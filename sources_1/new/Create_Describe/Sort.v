==> flow/design.v <==
`timescale 1ns / 1ps
module Sort(
	clk, rst,
	valid_in,
	dir_hist,
	valid_sort,
	data_sort			
    );
parameter CNT_DW = 16;
input clk,rst;
input valid_in;
input [16*CNT_DW-1:0] dir_hist;	
output reg valid_sort;
output reg [3:0] data_sort;
reg [CNT_DW+4-1:0] sort1[0:7], sort2[0:3], sort3[0:1];
reg [2:0] valid_sort_reg;
always@(posedge clk or negedge rst)
	if(!rst)
		begin
		sort1[0]<={CNT_DW+4{1'b0}};
		sort1[1]<={CNT_DW+4{1'b0}};
		sort1[2]<={CNT_DW+4{1'b0}};
		sort1[3]<={CNT_DW+4{1'b0}};
		sort1[4]<={CNT_DW+4{1'b0}};
		sort1[5]<={CNT_DW+4{1'b0}};
		sort1[6]<={CNT_DW+4{1'b0}};
		sort1[7]<={CNT_DW+4{1'b0}};		
		end
	else if( valid_in)
		begin
		sort1[0][CNT_DW+3:4]<=(dir_hist[CNT_DW-1:0]>dir_hist[2*CNT_DW-1:CNT_DW])?dir_hist[CNT_DW-1:0]:dir_hist[2*CNT_DW-1:CNT_DW];
		sort1[0][3:0]<=(dir_hist[CNT_DW-1:0]>dir_hist[2*CNT_DW-1:CNT_DW])?4'd0:4'd1;
		sort1[1][CNT_DW+3:4]<=(dir_hist[3*CNT_DW-1:2*CNT_DW]>dir_hist[4*CNT_DW-1:3*CNT_DW])?dir_hist[3*CNT_DW-1:2*CNT_DW]:dir_hist[4*CNT_DW-1:3*CNT_DW];
		sort1[1][3:0]<=(dir_hist[3*CNT_DW-1:2*CNT_DW]>dir_hist[4*CNT_DW-1:3*CNT_DW])?4'd2:4'd3;
		sort1[2][CNT_DW+3:4]<=(dir_hist[5*CNT_DW-1:4*CNT_DW]>dir_hist[6*CNT_DW-1:5*CNT_DW])?dir_hist[5*CNT_DW-1:4*CNT_DW]:dir_hist[6*CNT_DW-1:5*CNT_DW];
		sort1[2][3:0]<=(dir_hist[5*CNT_DW-1:4*CNT_DW]>dir_hist[6*CNT_DW-1:5*CNT_DW])?4'd4:4'd5;
		sort1[3][CNT_DW+3:4]<=(dir_hist[7*CNT_DW-1:6*CNT_DW]>dir_hist[8*CNT_DW-1:7*CNT_DW])?dir_hist[7*CNT_DW-1:6*CNT_DW]:dir_hist[8*CNT_DW-1:7*CNT_DW];
		sort1[3][3:0]<=(dir_hist[7*CNT_DW-1:6*CNT_DW]>dir_hist[8*CNT_DW-1:7*CNT_DW])?4'd6:4'd7;
		sort1[4][CNT_DW+3:4]<=(dir_hist[9*CNT_DW-1:8*CNT_DW]>dir_hist[10*CNT_DW-1:9*CNT_DW])?dir_hist[9*CNT_DW-1:8*CNT_DW]:dir_hist[10*CNT_DW-1:9*CNT_DW];
		sort1[4][3:0]<=(dir_hist[9*CNT_DW-1:8*CNT_DW]>dir_hist[10*CNT_DW-1:9*CNT_DW])?4'd8:4'd9;
		sort1[5][CNT_DW+3:4]<=(dir_hist[11*CNT_DW-1:10*CNT_DW]>dir_hist[12*CNT_DW-1:11*CNT_DW])?dir_hist[11*CNT_DW-1:10*CNT_DW]:dir_hist[12*CNT_DW-1:11*CNT_DW];
		sort1[5][3:0]<=(dir_hist[11*CNT_DW-1:10*CNT_DW]>dir_hist[12*CNT_DW-1:11*CNT_DW])?4'd10:4'd11;
		sort1[6][CNT_DW+3:4]<=(dir_hist[13*CNT_DW-1:12*CNT_DW]>dir_hist[14*CNT_DW-1:13*CNT_DW])?dir_hist[13*CNT_DW-1:12*CNT_DW]:dir_hist[14*CNT_DW-1:13*CNT_DW];
		sort1[6][3:0]<=(dir_hist[13*CNT_DW-1:12*CNT_DW]>dir_hist[14*CNT_DW-1:13*CNT_DW])?4'd12:4'd13;
		sort1[7][CNT_DW+3:4]<=(dir_hist[15*CNT_DW-1:14*CNT_DW]>dir_hist[16*CNT_DW-1:15*CNT_DW])?dir_hist[15*CNT_DW-1:14*CNT_DW]:dir_hist[16*CNT_DW-1:15*CNT_DW];
		sort1[7][3:0]<=(dir_hist[15*CNT_DW-1:14*CNT_DW]>dir_hist[16*CNT_DW-1:15*CNT_DW])?4'd14:4'd15;		
		end	
always@(posedge clk or negedge rst)
	if(!rst)
		begin
		sort2[0]<={CNT_DW+4{1'b0}};
		sort2[1]<={CNT_DW+4{1'b0}};
		sort2[2]<={CNT_DW+4{1'b0}};
		sort2[3]<={CNT_DW+4{1'b0}};	
		sort3[0]<={CNT_DW+4{1'b0}};			
		sort3[1]<={CNT_DW+4{1'b0}};
		data_sort<=4'd0;
		end
	else
		begin					
		sort2[0][CNT_DW+3:4]<=(sort1[0][CNT_DW+3:4]>sort1[1][CNT_DW+3:4])?sort1[0][CNT_DW+3:4]:sort1[1][CNT_DW+3:4];
		sort2[0][3:0]<=(sort1[0][CNT_DW+3:4]>sort1[1][CNT_DW+3:4])?sort1[0][3:0]:sort1[1][3:0];
		sort2[1][CNT_DW+3:4]<=(sort1[2][CNT_DW+3:4]>sort1[3][CNT_DW+3:4])?sort1[2][CNT_DW+3:4]:sort1[3][CNT_DW+3:4];
		sort2[1][3:0]<=(sort1[2][CNT_DW+3:4]>sort1[3][CNT_DW+3:4])?sort1[2][3:0]:sort1[3][3:0];
		sort2[2][CNT_DW+3:4]<=(sort1[4][CNT_DW+3:4]>sort1[5][CNT_DW+3:4])?sort1[4][CNT_DW+3:4]:sort1[5][CNT_DW+3:4];
		sort2[2][3:0]<=(sort1[4][CNT_DW+3:4]>sort1[5][CNT_DW+3:4])?sort1[4][3:0]:sort1[5][3:0];
		sort2[3][CNT_DW+3:4]<=(sort1[6][CNT_DW+3:4]>sort1[7][CNT_DW+3:4])?sort1[6][CNT_DW+3:4]:sort1[7][CNT_DW+3:4];	
		sort2[3][3:0]<=(sort1[6][CNT_DW+3:4]>sort1[7][CNT_DW+3:4])?sort1[6][3:0]:sort1[7][3:0];
		sort3[0][CNT_DW+3:4]<=(sort2[0][CNT_DW+3:4]>sort2[1][CNT_DW+3:4])?sort2[0][CNT_DW+3:4]:sort2[1][CNT_DW+3:4];
		sort3[0][3:0]<=(sort2[0][CNT_DW+3:4]>sort2[1][CNT_DW+3:4])?sort2[0][3:0]:sort2[1][3:0];
		sort3[1][CNT_DW+3:4]<=(sort2[2][CNT_DW+3:4]>sort2[3][CNT_DW+3:4])?sort2[2][CNT_DW+3:4]:sort2[3][CNT_DW+3:4];
		sort3[1][3:0]<=(sort2[2][CNT_DW+3:4]>sort2[3][CNT_DW+3:4])?sort2[2][3:0]:sort2[3][3:0];
		data_sort<=(sort3[0][CNT_DW+3:4]>sort3[1][CNT_DW+3:4])?sort3[0][3:0]:sort3[1][3:0];
		end		
always@(posedge clk or negedge rst)
	if(!rst)
		begin
		valid_sort_reg<=3'd0;
		valid_sort<=1'b0;
		end
	else
		begin
		valid_sort_reg<={valid_sort_reg[1:0] , valid_in};
		valid_sort<=valid_sort_reg[2];
		end
	endmodule		
* Tool chain data of Sort
Tool output for the design above, in the order of the flow.
Line numbers count from 1 in the design file above.
A cell with -- has no value.
- Top module :: Sort
- Clock input :: clk
- Cell library :: sky130hd
- Timing corner :: tt_025C_1v80

* Word level
Yosys after proc, flatten, opt, wreduce and memory -nomap, before mapping. Enables and synchronous resets that opt folds into registers are not counted as muxes. Print and check cells are not counted. Equal cells are merged and count once.
- Magnitude comparators :: 15
- Multiplexer cells :: 29
** Operator list (number)
- 16-bit greater-than comparator :: 15
- 16-bit two-way mux :: 14
- 4-bit two-way mux :: 7
- 1-bit two-way mux :: 8
- Register bits after elaboration :: 288
- Input port bits :: 259
- Output and inout bits :: 5

* Depth
Depth = most cells in a row (Yosys ltp): at word level without a register or memory, in the mapped netlist without a sequential cell, where the memories' decode and read muxes count.
- Depth after elaboration :: 2
- ABC_AREA :: 0
- Mapped depth :: 10
- Depth with buffers taken out :: 8

* Mapped cells and area
Yosys stat after the flow's synthesis: flattened, memories mapped to cells. It holds for the ABC_AREA given above (unset counts as 0); a run with the other value may have another netlist.
The area totals of this step are shown rounded.
- Cell count :: 1670
- Mapped area :: 17000 um^2
- Flip-flops :: 259
- Buffers :: 60
** Cell types
- sky130_fd_sc_hd__dfrtp_1 :: number 259, total area 6.48E+03 um^2
- sky130_fd_sc_hd__ha_1 :: number 240, total area 3002.88 um^2
- sky130_fd_sc_hd__mux2i_1 :: number 128, total area 1.28E+03 um^2
- sky130_fd_sc_hd__mux2_2 :: number 109, total area 1.23E+03 um^2
- sky130_fd_sc_hd__a21oi_1 :: number 221, total area 1.11E+03 um^2
- sky130_fd_sc_hd__inv_1 :: number 241, total area 904.618 um^2
- sky130_fd_sc_hd__nor2_1 :: number 153, total area 574.301 um^2
- sky130_fd_sc_hd__nand4_1 :: number 51, total area 319.056 um^2
- sky130_fd_sc_hd__buf_12 :: number 8, total area 160.154 um^2
- sky130_fd_sc_hd__nand2_1 :: number 40, total area 150.144 um^2
- sky130_fd_sc_hd__nand3_1 :: number 29, total area 145.139 um^2
- sky130_fd_sc_hd__clkbuf_1 :: number 33, total area 123.869 um^2
- sky130_fd_sc_hd__o21ai_0 :: number 21, total area 105.101 um^2
- sky130_fd_sc_hd__nor2b_1 :: number 16, total area 100.096 um^2
- sky130_fd_sc_hd__buf_4 :: number 12, total area 90.086 um^2
- sky130_fd_sc_hd__o211ai_1 :: number 12, total area 90.086 um^2
- sky130_fd_sc_hd__a221oi_1 :: number 10, total area 87.584 um^2
- sky130_fd_sc_hd__a2111o_1 :: number 7, total area 78.826 um^2
Other cell types: 23; their cells: 80.

* Timing after synthesis
Path of least setup slack by OpenSTA after synthesis, without wires, with an ideal clock, recovery checks aside; 20% of the period is set as input and as output delay. Where synthesis merged equal registers, the netlist keeps one of their names.
- Path type :: input -> register
- From :: input dir_hist[126]
- To :: register sort1[3][11]
- Clock period :: 2.88 ns
- Setup time :: 0.137 ns
- Launch time at the first pin :: 0.576 ns
- Data arrival time :: 2.209 ns
- Required time :: 2.743 ns
- Slack :: 0.534 ns
- Delay of the path :: 1.770 ns
- Stages on the path :: 10
- Path buffers :: 2
- Synthesis period reached :: 2.346 ns
"delay of the path" is the arrival time less input delay plus setup time.
"stages on the path": output pins that drive a net of the path, with the launching flip-flop's if there is one; two outputs of one cell count as two.
"synthesis period reached" is the clock period less the worst setup slack; recovery checks do not enter. This is arithmetic on one report: input and output delays are still those of the set period (20% each).
Between the ends stands the longest chain of elaborated cells between them, by number of cells; it is not shown to be the way that was timed. Of several equally long chains one is given.
Each line given opens the expression or statement behind the cell; cells for indexed reads and writes are added by Yosys, which also makes memories of some case tables.
- Path through :: sky130_fd_sc_hd__inv_1 -> sky130_fd_sc_hd__ha_1 -> sky130_fd_sc_hd__a21oi_2 -> sky130_fd_sc_hd__nand2_1 -> sky130_fd_sc_hd__a221o_1 -> sky130_fd_sc_hd__o31ai_2 -> sky130_fd_sc_hd__buf_6 -> sky130_fd_sc_hd__buf_12 -> sky130_fd_sc_hd__mux2i_1 -> sky130_fd_sc_hd__a21oi_1
- Length of the longest elaborated chain :: 2
- Elaborated cells between the ends (all ways) :: 2
** RTL lines, path after synthesis
- start: declaration :: RTL line 12 : input [16*CNT_DW-1:0] dir_hist;
- 16-bit greater-than comparator :: RTL line 37 : sort1[3][CNT_DW+3:4]<=(dir_hist[7*CNT_DW-1:6*CNT_DW]>dir_hist[8*CNT_DW-1:7*CNT_DW])?dir_hist[7*CNT_DW-1:6*CNT_ ...
- 16-bit two-way mux :: RTL line 37
- end: assignment :: RTL line 23 : sort1[3]<={CNT_DW+4{1'b0}};
- end: assignment :: RTL line 37
- end: declaration :: RTL line 15 : reg [CNT_DW+4-1:0] sort1[0:7], sort2[0:3], sort3[0:1];

* Path in the finished layout
From the final timing report of run 1: the path of least setup slack in the routed layout; clock arrival at registers is part of the times.
- Path type :: register -> register
- From :: register sort2[3][5]
- To :: register sort3[1][19]
- Clock period :: 2.0 ns
- Setup time :: 0.12 ns
- Launch time at the first pin :: 0.55 ns
- Data arrival time :: 2.69 ns
- Required time :: 2.43 ns
- Slack :: -0.26 ns
- Stages on the path :: 11
- Path buffers :: 2
Between the ends stands the longest chain of elaborated cells between them, by number of cells; it is not shown to be the way that was timed. Of several equally long chains one is given.
- Path through :: sky130_fd_sc_hd__dfrtp_1 -> sky130_fd_sc_hd__inv_2 -> sky130_fd_sc_hd__ha_4 -> sky130_fd_sc_hd__nor2b_4 -> sky130_fd_sc_hd__o211ai_1 -> sky130_fd_sc_hd__a21oi_1 -> sky130_fd_sc_hd__o31ai_1 -> sky130_fd_sc_hd__a22o_1 -> sky130_fd_sc_hd__buf_6 -> sky130_fd_sc_hd__clkbuf_16 -> sky130_fd_sc_hd__mux2_4
- Length of the longest elaborated chain :: 2
- Elaborated cells between the ends (all ways) :: 2
** RTL lines, path post-layout
- start: declaration :: RTL line 15 : reg [CNT_DW+4-1:0] sort1[0:7], sort2[0:3], sort3[0:1];
- start: assignment :: RTL line 54 : sort2[3]<={CNT_DW+4{1'b0}};
- start: assignment :: RTL line 67 : sort2[3][CNT_DW+3:4]<=(sort1[6][CNT_DW+3:4]>sort1[7][CNT_DW+3:4])?sort1[6][CNT_DW+3:4]:sort1[7][CNT_DW+3:4];
- 16-bit greater-than comparator :: RTL line 71 : sort3[1][CNT_DW+3:4]<=(sort2[2][CNT_DW+3:4]>sort2[3][CNT_DW+3:4])?sort2[2][CNT_DW+3:4]:sort2[3][CNT_DW+3:4];
- 16-bit two-way mux :: RTL line 71
- end: assignment :: RTL line 56 : sort3[1]<={CNT_DW+4{1'b0}};
- end: assignment :: RTL line 71
- end: declaration :: RTL line 15

Measured data: module Sort, platform sky130hd, 2 stored runs of the flow under differing settings, order arbitrary. Input and output delays are each 20% of the period that was set; the output load is 0.01 pF.
Results are given in rounded form.

* Run 1
** Files
==> flow/run.sh <==
#!/bin/bash
# the make line also repeats the synthesis and layout settings of config.mk as NAME=value (left out here)
make -C /OpenROAD-flow-scripts/flow DESIGN_CONFIG=/design/flow/config.mk WORK_HOME=/design/flow/orfs CLKGATE_MAP_FILE= finish
==> flow/config.mk <==
export PLATFORM = sky130hd
export DESIGN_NAME = Sort
export DESIGN_NICKNAME = Sort
export VERILOG_FILES = /design/flow/design.v
export SDC_FILE = /design/flow/constraint.sdc
export NUM_CORES = 4
export LEC_CHECK = 0
export CAP_MARGIN = 20
export CORE_MARGIN = 2
export CORE_UTILIZATION = 40
export SLEW_MARGIN = 20
==> flow/constraint.sdc <==
create_clock -name core_clock -period 2.0 [get_ports {clk}]
set_input_delay 0.4000 -clock core_clock [delete_from_list [all_inputs] [get_ports {clk}]]
set_output_delay 0.4000 -clock core_clock [all_outputs]
set_load 0.01 [all_outputs]
** Results
- Netlist area reported by Yosys :: 17,000 um^2
- Die footprint :: 43,000 um^2
- Utilization of the finished layout :: 65%
- Setup slack of the worst path :: -0.26 ns
- Final setup TNS :: -20 ns
- Smallest hold slack :: 0.19 ns

* Run 2
** Files
==> flow/run.sh <==
#!/bin/bash
# the make line also repeats the synthesis and layout settings of config.mk as NAME=value (left out here)
make -C /OpenROAD-flow-scripts/flow DESIGN_CONFIG=/design/flow/config.mk WORK_HOME=/design/flow/orfs CLKGATE_MAP_FILE= finish
==> flow/config.mk <==
export PLATFORM = sky130hd
export DESIGN_NAME = Sort
export DESIGN_NICKNAME = Sort
export VERILOG_FILES = /design/flow/design.v
export SDC_FILE = /design/flow/constraint.sdc
export NUM_CORES = 4
export LEC_CHECK = 0
export ABC_AREA = 0
export CAP_MARGIN = 20
export CORE_MARGIN = 2
export CORE_UTILIZATION = 49
export CTS_CLUSTER_SIZE = 43
export GPL_TIMING_DRIVEN = 0
export MIN_ROUTING_LAYER = met1
export PLACE_DENSITY_LB_ADDON = 0.09
export SLEW_MARGIN = 20
export TNS_END_PERCENT = 100
==> flow/constraint.sdc <==
create_clock -name core_clock -period 2.3 [get_ports {clk}]
set_input_delay 0.4600 -clock core_clock [delete_from_list [all_inputs] [get_ports {clk}]]
set_output_delay 0.4600 -clock core_clock [all_outputs]
set_load 0.01 [all_outputs]
** Results
- Netlist area reported by Yosys :: 17,000 um^2
- Die footprint :: 35,000 um^2
- Utilization of the finished layout :: 69%
- Setup slack of the worst path :: -0.023 ns
- Final setup TNS :: -0.083 ns
- Smallest hold slack :: 0.27 ns
